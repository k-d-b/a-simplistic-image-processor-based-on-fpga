==> flow/design.v <==
`timescale 1ns/1ps
module MODULE_SCCB_GENERATOR (
    input camera_clk,
    input rst,
    inout siod,
    output reg sioc,
    output next_reg,
    input reg_not_done,
    input [7:0] device_addr,reg_addr,value
);
reg[15:0]cnt=0;
reg flag;
always @(posedge camera_clk)
    if(!cnt)
        cnt<=reg_not_done;
    else
    begin
        if(cnt[15:11]==5'b11111)
            cnt<=0;
        else
            cnt<=cnt+1;
    end
assign next_reg=!cnt&&reg_not_done;
always @(posedge camera_clk)
case(cnt[15:11])
    5'b00000,5'b11110,5'b11111:sioc<=1;
    5'b00001:
    begin
        if(cnt[10:9]==2'b11)
            sioc<=0;
        else
            sioc<=1;
    end
    5'b11101:
    begin
        if(cnt[10:9]==2'b00)
            sioc<=0;
        else
            sioc<=1;
    end
    default:
    begin
        if(cnt[10:9]==2'b01||cnt[10:9]==2'b10)
            sioc<=1;
        else
            sioc<=0;
    end
endcase
always @(posedge camera_clk)
case(cnt[15:11])
    5'b01010,5'b10011,5'b11100:flag<=0;
    default:flag<=1;
endcase
reg[31:0]tmp;
reg now=0;
always @(posedge camera_clk)
begin
    if(!cnt&&reg_not_done)
    begin
        tmp<={2'b10,device_addr,1'bx,reg_addr,1'bx,value,1'bx,3'b011};
    end
    else
    begin
        now<=tmp[31-cnt[15:11]];
    end
end
assign siod=flag?now:1'bz;
endmodule  
Tool chain data of MODULE_SCCB_GENERATOR

Tool output for the design above, in the order of the flow.
Line numbers count from 1 in the design file above.
Operators: Yosys type, input widths -> output width; for muxes data width and select width s.
Library cell names are shortened.
Not given: n/a

Top: MODULE_SCCB_GENERATOR
Clock: camera_clk
Standard-cell library: sky130hd
Corner: tt_025C_1v80

Word level

Yosys after proc, flatten, opt, wreduce and memory -nomap, before mapping. Enables and synchronous resets that opt folds into registers are not counted as muxes. Memory bits, and registers merged into a memory's read port (data or address), are not among the register bits. Print and check cells are not counted. Equal cells are merged and count once.

Register bits after elaboration: 43
Memory cells: 0
Bits in read-only memories: 0
Latch bits: 0
Bits in writable memories: 0
Cells after elaboration: 35
Clocked read ports x word width: 0
Bits of input ports: 27

Shifts and indexed selects: 1
Div/mod/pow operators: 0
$lt $le $gt $ge: 0
Reduce/logical cells: 8
Multiply operators: 0
Add/sub/neg operators: 2
Eq/ne operators: 10
Muxes and demuxes: 8
Bitwise logic cells: 0

Operators by type and width:

| cell                  | count |
| $shiftx 32x6->1       | 1 |
| $eq 5x5->1 const B    | 5 |
| $add 16x1->16 const B | 1 |
| $logic_not 16->1      | 1 |
| $mux 1                | 7 |
| $reduce_or 3->1       | 2 |
| $sub 5x5->6 const A   | 1 |
| $eq 5x1->1 const B    | 1 |
| $eq 5x4->1 const B    | 1 |
| $logic_not 5->1       | 1 |
| $eq 2x2->1 const B    | 2 |
| $pmux 1 s3            | 1 |
| $eq 2x1->1 const B    | 1 |
| $logic_not 2->1       | 1 |
| $reduce_or 2->1       | 1 |
| $logic_and 1x1->1     | 1 |
| $logic_or 1x1->1      | 1 |

Longest topological paths

Yosys ltp: most cells in a row. Word level: on the elaborated netlist, between registers, memories and ports. Mapped: between sequential cells and ports; inverters and the memories' decode and read muxes count.

Depth in word-level cells: 4
ABC_AREA: 0
Gate-level depth with buffers: 7

Synthesis result

The flow's flattened synthesis, as Yosys stat reports it; memories are mapped. The netlist is that of the ABC_AREA named above (0 if unset); the other value can give another one.
Totals and module areas in this step are rounded.

Mapped area: 1840 µm²
Sequential area: 1090 µm²
Standard cells after synthesis: 153
Flip-flop cells: 42

Cells by type:

| cell     | count |
| edfxtp_1 | 25 |
| dfxtp_1  | 17 |
| xnor2_1  | 12 |
| nor2_1   | 20 |
| ha_1     | 4 |
| mux4_2   | 2 |
| nor4_1   | 7 |
| mux2i_1  | 4 |
| inv_1    | 10 |
| mux4_1   | 1 |
| nand2_1  | 7 |
| nand3_1  | 5 |
| nand4_1  | 4 |
| nor3_1   | 5 |
| buf_6    | 2 |
| o32a_1   | 2 |
| and3_1   | 3 |
| buf_4    | 2 |

Not listed: further types 17, cells in them 21.

Timing after synthesis

Source: OpenSTA report_checks on the synthesized netlist (no wires, ideal clock, input and output delay 20% of the period each), path of least setup slack; recovery checks are left aside. Register names are those of the netlist, which keeps one name where synthesis merged equal registers.

Kind: reg-to-output
Start: register cnt[14]
End: output next_reg
Arrival: 1718 ps
Time at the first pin: 0 ps
Data required time: 2024 ps
Setup slack: 306 ps
Period: 2530 ps
Delay of the path: 1718 ps
Stages: 6
Synthesis period reached: 2224 ps

"delay of the path" = arrival - input delay + setup time.
A path that ends at an output port has no setup time.
"stages": output pins that drive a net of the path, with the launching flip-flop's if there is one; two outputs of one cell count as two.
"synthesis period reached" = period - worst setup slack (recovery checks aside). The figure is calculated, with input and output delays left at 20% of the set period.
The rows between start and end are the longest chain of elaborated cells between them; the timing report does not say that the signal goes this way. Where chains are equally long, one stands for them.
Each line given opens the expression or statement behind the cell; cells for indexed reads and writes are added by Yosys, which also makes memories of some case tables.
A register here has more assigning lines than the two given.

Cell sequence: dfxtp_1 > clkbuf_1 > nor3_1 > nand4_1 > or2_1 > inv_1
Length of the longest elaborated chain: 2

RTL lines, path after synthesis:

| item              | RTL line | source |
| from (decl)       | 11       | `reg[15:0]cnt=0;` |
| from (assign)     | 15       | `cnt<=reg_not_done;` |
| from (assign)     | 21       | `cnt<=cnt+1;` |
| $logic_not 16->1  | 23       | `assign next_reg=!cnt&&reg_not_done;` |
| $logic_and 1x1->1 | 23       |  |
| to (decl)         | 7        | `output next_reg,` |

Timing after layout

Path of least setup slack in the final report of run B (OpenROAD, finished layout, wires in). Where an end is a register, its clock arrival counts in the times.
The path's times are printed in steps of 10 ps; the period is the one set.

Kind: input-to-output
Start: input reg_not_done
End: output next_reg
External input delay: 920 ps
Arrival: 2650 ps
Time at the first pin: 920 ps
Data required time: 3680 ps
Stages: 6
Period: 4600 ps
Setup slack: 1030 ps

The rows between start and end are the longest chain of elaborated cells between them; the timing report does not say that the signal goes this way. Where chains are equally long, one stands for them.

Cell sequence: clkdlybuf4s50_1 > inv_1 > or2_1 > inv_1 > buf_4 > clkdlybuf4s50_1
Length of the longest elaborated chain: 1

RTL lines, path after layout:

| item              | RTL line | source |
| from (decl)       | 8        | `input reg_not_done,` |
| $logic_and 1x1->1 | 23       | `assign next_reg=!cnt&&reg_not_done;` |
| to (decl)         | 7        | `output next_reg,` |

FLOW RESULTS
============

Record of 2 stored runs of the RTL-to-layout flow on MODULE_SCCB_GENERATOR, platform sky130hd. The runs are unordered. Constraints: input delay and output delay 20% of the set period each, output load 0.01 pF.
"achieved period" means the clock period less the worst setup slack. The figure is calculated, with input and output delays left at 20% of the set period.
"critical path time" means the part of the period allowed to the worst setup path (the constraints hold back 20% at inputs and 20% at outputs) less its slack; where the path has registers, the arrival times of their clocks count too.
"total design power" rests on the timing tool's default activity at the inputs, not on a simulated workload.
"critical path time" is given in steps of 10 ps.
Values from the reports are rounded here.
Settings: n/a = not set for that run.
Among the results, n/a means that no value is shown for the run.

| name                                  | run A | run B           |
| period_ns                             | 1.55  | 4.6             |
| CORE_UTILIZATION                      | 38    | 27              |
| SETUP_SLACK_MARGIN                    | 0.4   | -0.23           |
| CORE_ASPECT_RATIO                     | 0.76  | n/a             |
| CORE_MARGIN                           | 10    | 2               |
| CELL_PAD_IN_SITES_DETAIL_PLACEMENT    | 2     | 2               |
| ABC_AREA                              | 1     | n/a             |
| GPL_TIMING_DRIVEN                     | 0     | 1               |
| CTS_CLUSTER_DIAMETER                  | 168   | 56              |
| SLEW_MARGIN                           | 35    | 20              |
| MIN_ROUTING_LAYER                     | met2  | n/a             |
| CAP_MARGIN                            | 20    | 10              |
| CELL_PAD_IN_SITES_GLOBAL_PLACEMENT    | n/a   | 1               |
| TNS_END_PERCENT                       | n/a   | 90              |
| critical path time (ps)               | n/a   | 1730            |
| worst setup path kind                 | n/a   | input-to-output |
| worst slack on setup checks (ps)      | n/a   | 1030            |
| total design power (µW)               | n/a   | 964             |
| standard-cell area after layout (µm²) | n/a   | 2290            |
| lowest hold slack (ps)                | n/a   | 563             |
| synthesis area (µm²)                  | n/a   | 1840            |
| die size (µm²)                        | n/a   | 7490            |
| summed negative setup slack (ps)      | n/a   | 0               |
| post-layout utilization (%)           | n/a   | 34.3            |
| achieved period (ps)                  | n/a   | 3565            |

Run A: no final report: routing broke off with DPL-0033
